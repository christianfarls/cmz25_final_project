==> flow/design.v <==
module user_proj_parking (
    input wire clk,
    input wire reset,
    input wire [7:0] passcode_in,
    input wire enter_req,
    input wire exit_req,
    input wire [4:0] max_capacity,  
    output reg [4:0] car_count,     
    output reg entry_gate_open,
    output reg exit_gate_open,
    output reg lot_full             
);
    localparam PASSCODE  = 8'b11111111;   
    localparam IDLE        = 3'b000,
               CHECK_ENTRY = 3'b001,
               ENTRY_OPEN  = 3'b010,
               ENTRY_CLOSE = 3'b011,
               CHECK_EXIT  = 3'b100,
               EXIT_OPEN   = 3'b101,
               EXIT_CLOSE  = 3'b110;
    reg [2:0] current_state, next_state;
    always @(posedge clk or posedge reset) begin
        if (reset) 
            current_state <= IDLE;
        else 
            current_state <= next_state;
    end
    always @(*) begin
        next_state = current_state;
        case (current_state)
            IDLE: begin
                if (enter_req) 
                    next_state = CHECK_ENTRY;
                else if (exit_req)
                    next_state = CHECK_EXIT;
                else
                    next_state = IDLE;
            end
            CHECK_ENTRY: begin
                if ((passcode_in == PASSCODE) && (car_count < max_capacity))
                    next_state = ENTRY_OPEN;
                else
                    next_state = IDLE;
            end
            ENTRY_OPEN: begin
                next_state = ENTRY_CLOSE;
            end
            ENTRY_CLOSE: begin
                next_state = IDLE;
            end
            CHECK_EXIT: begin
                if (car_count > 0)
                    next_state = EXIT_OPEN;
                else
                    next_state = IDLE;
            end
            EXIT_OPEN: begin
                next_state = EXIT_CLOSE;
            end
            EXIT_CLOSE: begin
                next_state = IDLE;
            end
            default: next_state = IDLE;
        endcase
    end
    always @(posedge clk or posedge reset) begin
        if (reset) begin
            car_count       <= 0;
            entry_gate_open <= 0;
            exit_gate_open  <= 0;
            lot_full        <= 0;
        end else begin
            entry_gate_open <= 0;
            exit_gate_open  <= 0;
            if (car_count >= max_capacity)
                lot_full <= 1;  
            else
                lot_full <= 0;
            case (next_state)
                ENTRY_OPEN: begin
                    entry_gate_open <= 1;
                    if (car_count < max_capacity)
                        car_count <= car_count + 1;
                end
                EXIT_OPEN: begin
                    exit_gate_open <= 1;
                    if (car_count > 0)
                        car_count <= car_count - 1;
                end
                default: begin
                end
            endcase
        end
    end
endmodule
Tool chain data of user_proj_parking
What the tools print for user_proj_parking, step after step.
Lines are those of the file above, counted from 1.
Cell names lack the library's common part.
{"block": "inputs", "top_module": "user_proj_parking", "clock_port": "clk", "lib": "sky130hd", "lib_corner": "tt_025C_1v80"}

After elaboration
Yosys after proc, flatten, opt, wreduce and memory -nomap, before mapping. Memory bits, and registers merged into a memory's read port (data or address), are not among the register bits. Print and check cells are not counted. Equal cells are merged and count once.
{"block": "classes", "muxes": 11, "eq_ne": 9, "add_sub_neg": 2, "n_reduce_logical": 4, "n_cmp": 3}
{"block": "op_table", "op": "3-bit parallel mux with 5-bit select", "count": 1}
{"block": "op_table", "op": "5-bit parallel mux with 2-bit select", "count": 1}
{"block": "op_table", "op": "5-bit two-way mux", "count": 2}
{"block": "op_table", "op": "3-bit equality test (second input constant)", "count": 3}
{"block": "op_table", "op": "3-bit two-way mux", "count": 3}
{"block": "op_table", "op": "8-bit equality test (second input constant)", "count": 1}
{"block": "op_table", "op": "3-bit by 2-bit equality test with 1-bit output (second input constant)", "count": 2}
{"block": "op_table", "op": "5-bit by 1-bit adder with 5-bit output (second input constant)", "count": 1}
{"block": "op_table", "op": "5-bit by 1-bit subtractor with 5-bit output (second input constant)", "count": 1}
{"block": "op_table", "op": "5-bit by 1-bit greater-than comparator with 1-bit output (second input constant)", "count": 1}
{"block": "op_table", "op": "5-bit greater-or-equal comparator", "count": 1}
{"block": "op_table", "op": "5-bit less-than comparator", "count": 1}
{"block": "op_table", "op": "2-bit inequality test (second input constant)", "count": 2}
{"block": "op_table", "op": "3-bit by 1-bit equality test with 1-bit output (second input constant)", "count": 1}
{"block": "op_table", "op": "3-bit logical NOT", "count": 1}
{"block": "op_table", "op": "3-bit AND reduction", "count": 1}
{"block": "op_table", "op": "1-bit two-way mux", "count": 3}
{"block": "op_table", "op": "2-bit nonzero test", "count": 1}
{"block": "op_table", "op": "2-bit two-way mux", "count": 1}
{"block": "op_table", "op": "1-bit logical AND", "count": 1}
{"block": "word_totals", "elab_cells": 34, "regBits": 11, "output_inout_bits": 8}

Logic depth
Longest topological path by Yosys (ltp), each cell counted once; first at word level (registers and memories cut), then after technology mapping (sequential cells cut; the memories' decode and read muxes count).
{"block": "logic_depth", "word_depth": 7, "ABC_AREA": 0, "mapped_depth": 12, "ltp_nobuf": 12}

Synthesis result
Source: synth_stat.txt of the flow (Yosys; design flattened, memories mapped). It holds for the ABC_AREA given above (unset counts as 0); a run with the other value may have another netlist.
{"block": "types", "type": "dfrtp_1", "count": 14, "type_area_um2": 350.336}
{"block": "types", "type": "ha_1", "count": 8, "type_area_um2": 100.096}
{"block": "types", "type": "inv_1", "count": 11, "type_area_um2": 41.29}
{"block": "types", "type": "xnor2_1", "count": 4, "type_area_um2": 35.034}
{"block": "types", "type": "mux2_4", "count": 2, "type_area_um2": 30.029}
{"block": "types", "type": "dfstp_2", "count": 1, "type_area_um2": 26.275}
{"block": "types", "type": "nor4b_4", "count": 1, "type_area_um2": 23.773}
{"block": "types", "type": "a21oi_1", "count": 4, "type_area_um2": 20.019}
{"block": "types", "type": "fa_1", "count": 1, "type_area_um2": 20.019}
{"block": "types", "type": "mux2i_1", "count": 2, "type_area_um2": 20.019}
{"block": "types", "type": "nand4_1", "count": 3, "type_area_um2": 18.768}
{"block": "types", "type": "a21o_1", "count": 2, "type_area_um2": 15.014}
{"block": "types", "type": "o21a_4", "count": 1, "type_area_um2": 15.014}
{"block": "types", "type": "nor2_1", "count": 3, "type_area_um2": 11.261}
{"block": "types", "type": "nor2_4", "count": 1, "type_area_um2": 11.261}
{"block": "types", "type": "or4_4", "count": 1, "type_area_um2": 11.261}
{"block": "types", "type": "o21ba_2", "count": 1, "type_area_um2": 10.01}
{"block": "types", "type": "or4b_1", "count": 1, "type_area_um2": 10.01}
Other cell types: 11; their cells: 12.
{"block": "mapped", "synth_area_mm2": 0.0008496, "stdcells": 73, "n_buf": 0, "flip_flops": 15}

Timing after synthesis
OpenSTA on the mapped netlist: ideal clock, no wires. The path of least setup slack (recovery checks aside). Input and output delay are each 20% of the period. Register names are those of the netlist, which keeps one name where synthesis merged equal registers.
{"block": "synth_timing", "path_kind": "input to register", "from": "input port max_capacity[4]", "to": "register car_count[4]", "t_first_pin_ns": 0.972, "required_ns": 4.780, "path_slack_ns": 1.550, "path_buffers": 0, "arrival_ns": 3.230, "stages": 10, "path_delay_ns": 2.338, "period_ns": 4.86, "period_less_setup_slack_ns": 3.31}
"path_delay_ns" is the arrival time less input delay plus setup time.
"stages": output pins that drive a net of the path, with the launching flip-flop's if there is one; two outputs of one cell count as two.
"period_less_setup_slack_ns" is the clock period less the worst setup slack; recovery checks do not enter. This is arithmetic on one report: input and output delays are still those of the set period (20% each).
The rows between start and end are the longest chain of elaborated cells between them; the timing report does not say that the signal goes this way. Where chains are equally long, one stands for them.
Each line given opens the expression or statement behind the cell; cells for indexed reads and writes are added by Yosys, which also makes memories of some case tables.
At most two assigning lines are given for a register; there are more.
{"block": "synth_between", "path_cell_list": "inv_1 > ha_1 > a21oi_1 > or4b_1 > o21ba_2 > ha_1 > a21o_1 > a21oi_1 > mux2i_1 > xnor2_1", "elab_chain_len": 7, "cells_between": 12, "classes_between": "compare: 1; eq/ne: 4; mux: 4; reduce/logical: 3"}
{"block": "synth_rtl", "element": "from (decl)", "line": 7, "source": "input wire [4:0] max_capacity,"}
{"block": "synth_rtl", "element": "5-bit less-than comparator", "line": 40, "source": "if ((passcode_in == PASSCODE) && (car_count < max_capacity))"}
{"block": "synth_rtl", "element": "1-bit logical AND", "line": 40}
{"block": "synth_rtl", "element": "2-bit two-way mux", "line": 40}
{"block": "synth_rtl", "element": "3-bit parallel mux with 5-bit select", "line": 30, "source": "case (current_state)"}
{"block": "synth_rtl", "element": "3-bit equality test", "line": 79, "source": "case (next_state)"}
{"block": "synth_rtl", "element": "2-bit nonzero test"}
{"block": "synth_rtl", "element": "3-bit AND reduction"}
{"block": "synth_rtl", "element": "to (assign)", "line": 83, "source": "car_count <= car_count + 1;"}
{"block": "synth_rtl", "element": "to (assign)", "line": 88, "source": "car_count <= car_count - 1;"}
{"block": "synth_rtl", "element": "to (decl)", "line": 8, "source": "output reg [4:0] car_count,"}

Path in the finished layout
Path of least setup slack in the final report of record 1 (OpenROAD, finished layout, wires in). Where an end is a register, its clock arrival counts in the times.
{"block": "layout_timing", "path_kind": "input to register", "from": "input port passcode_in[4]", "to": "register car_count[3]", "stages": 9, "period_ns": 2.83, "path_buffers": 1, "path_slack_ns": 0.14, "required_ns": 3.01, "arrival_ns": 2.88, "t_first_pin_ns": 0.57}
The rows between start and end are the longest chain of elaborated cells between them; the timing report does not say that the signal goes this way. Where chains are equally long, one stands for them.
At most two assigning lines are given for a register; there are more.
{"block": "layout_between", "path_cell_list": "clkdlybuf4s50_1 > nand4_1 > or4b_4 > o21ba_4 > ha_1 > a21o_1 > a21oi_2 > xnor2_1 > mux2_4", "elab_chain_len": 7, "cells_between": 11, "lines_between": 3, "classes_between": "eq/ne: 5; mux: 3; reduce/logical: 3"}
{"block": "layout_rtl", "element": "from (decl)", "line": 4, "source": "input wire [7:0] passcode_in,"}
{"block": "layout_rtl", "element": "8-bit equality test", "line": 40, "source": "if ((passcode_in == PASSCODE) && (car_count < max_capacity))"}
{"block": "layout_rtl", "element": "1-bit logical AND", "line": 40}
{"block": "layout_rtl", "element": "2-bit two-way mux", "line": 40}
{"block": "layout_rtl", "element": "3-bit parallel mux with 5-bit select", "line": 30, "source": "case (current_state)"}
{"block": "layout_rtl", "element": "3-bit equality test", "line": 79, "source": "case (next_state)"}
{"block": "layout_rtl", "element": "2-bit nonzero test"}
{"block": "layout_rtl", "element": "3-bit AND reduction"}
{"block": "layout_rtl", "element": "to (assign)", "line": 83, "source": "car_count <= car_count + 1;"}
{"block": "layout_rtl", "element": "to (assign)", "line": 88, "source": "car_count <= car_count - 1;"}
{"block": "layout_rtl", "element": "to (decl)", "line": 8, "source": "output reg [4:0] car_count,"}

==> runs of user_proj_parking <==
Top module user_proj_parking; platform sky130hd; tools Yosys and OpenROAD; 2 stored runs in no particular order. Input and output delays are each 20% of the period that was set; the output load is 0.01 pF.

{"run": "record 1", "settings": { "period_ns": 2.83, "CORE_UTILIZATION": 26, "PLACE_DENSITY_LB_ADDON": 0.07, "CORE_MARGIN": 3, "CELL_PAD_IN_SITES_GLOBAL_PLACEMENT": 2, "CTS_CLUSTER_SIZE": 64, "SLEW_MARGIN": 40, "CAP_MARGIN": 20 }, "results": { "die_footprint_mm2": 0.0039892, "stdcell_area_mm2": 0.0013313, "yosys_chip_area_mm2": 0.0008496, "finish.utilization_pct": 43.3, "setup_ws_ns": 0.137, "timing.setup.tns_ns": 0.000 }}
{"run": "record 2", "settings": { "period_ns": 1.93, "CORE_UTILIZATION": 42, "SETUP_SLACK_MARGIN": 0.2, "PLACE_DENSITY_LB_ADDON": 0.17, "HOLD_SLACK_MARGIN": -0.08, "CELL_PAD_IN_SITES_GLOBAL_PLACEMENT": 3, "ABC_AREA": 0, "GPL_TIMING_DRIVEN": 0, "GPL_ROUTABILITY_DRIVEN": 1, "MIN_ROUTING_LAYER": "met2", "CAP_MARGIN": 20, "CORE_MARGIN": 2, "SLEW_MARGIN": 20 }, "outcome": "not finished: placement ended with error FLW-0024"}
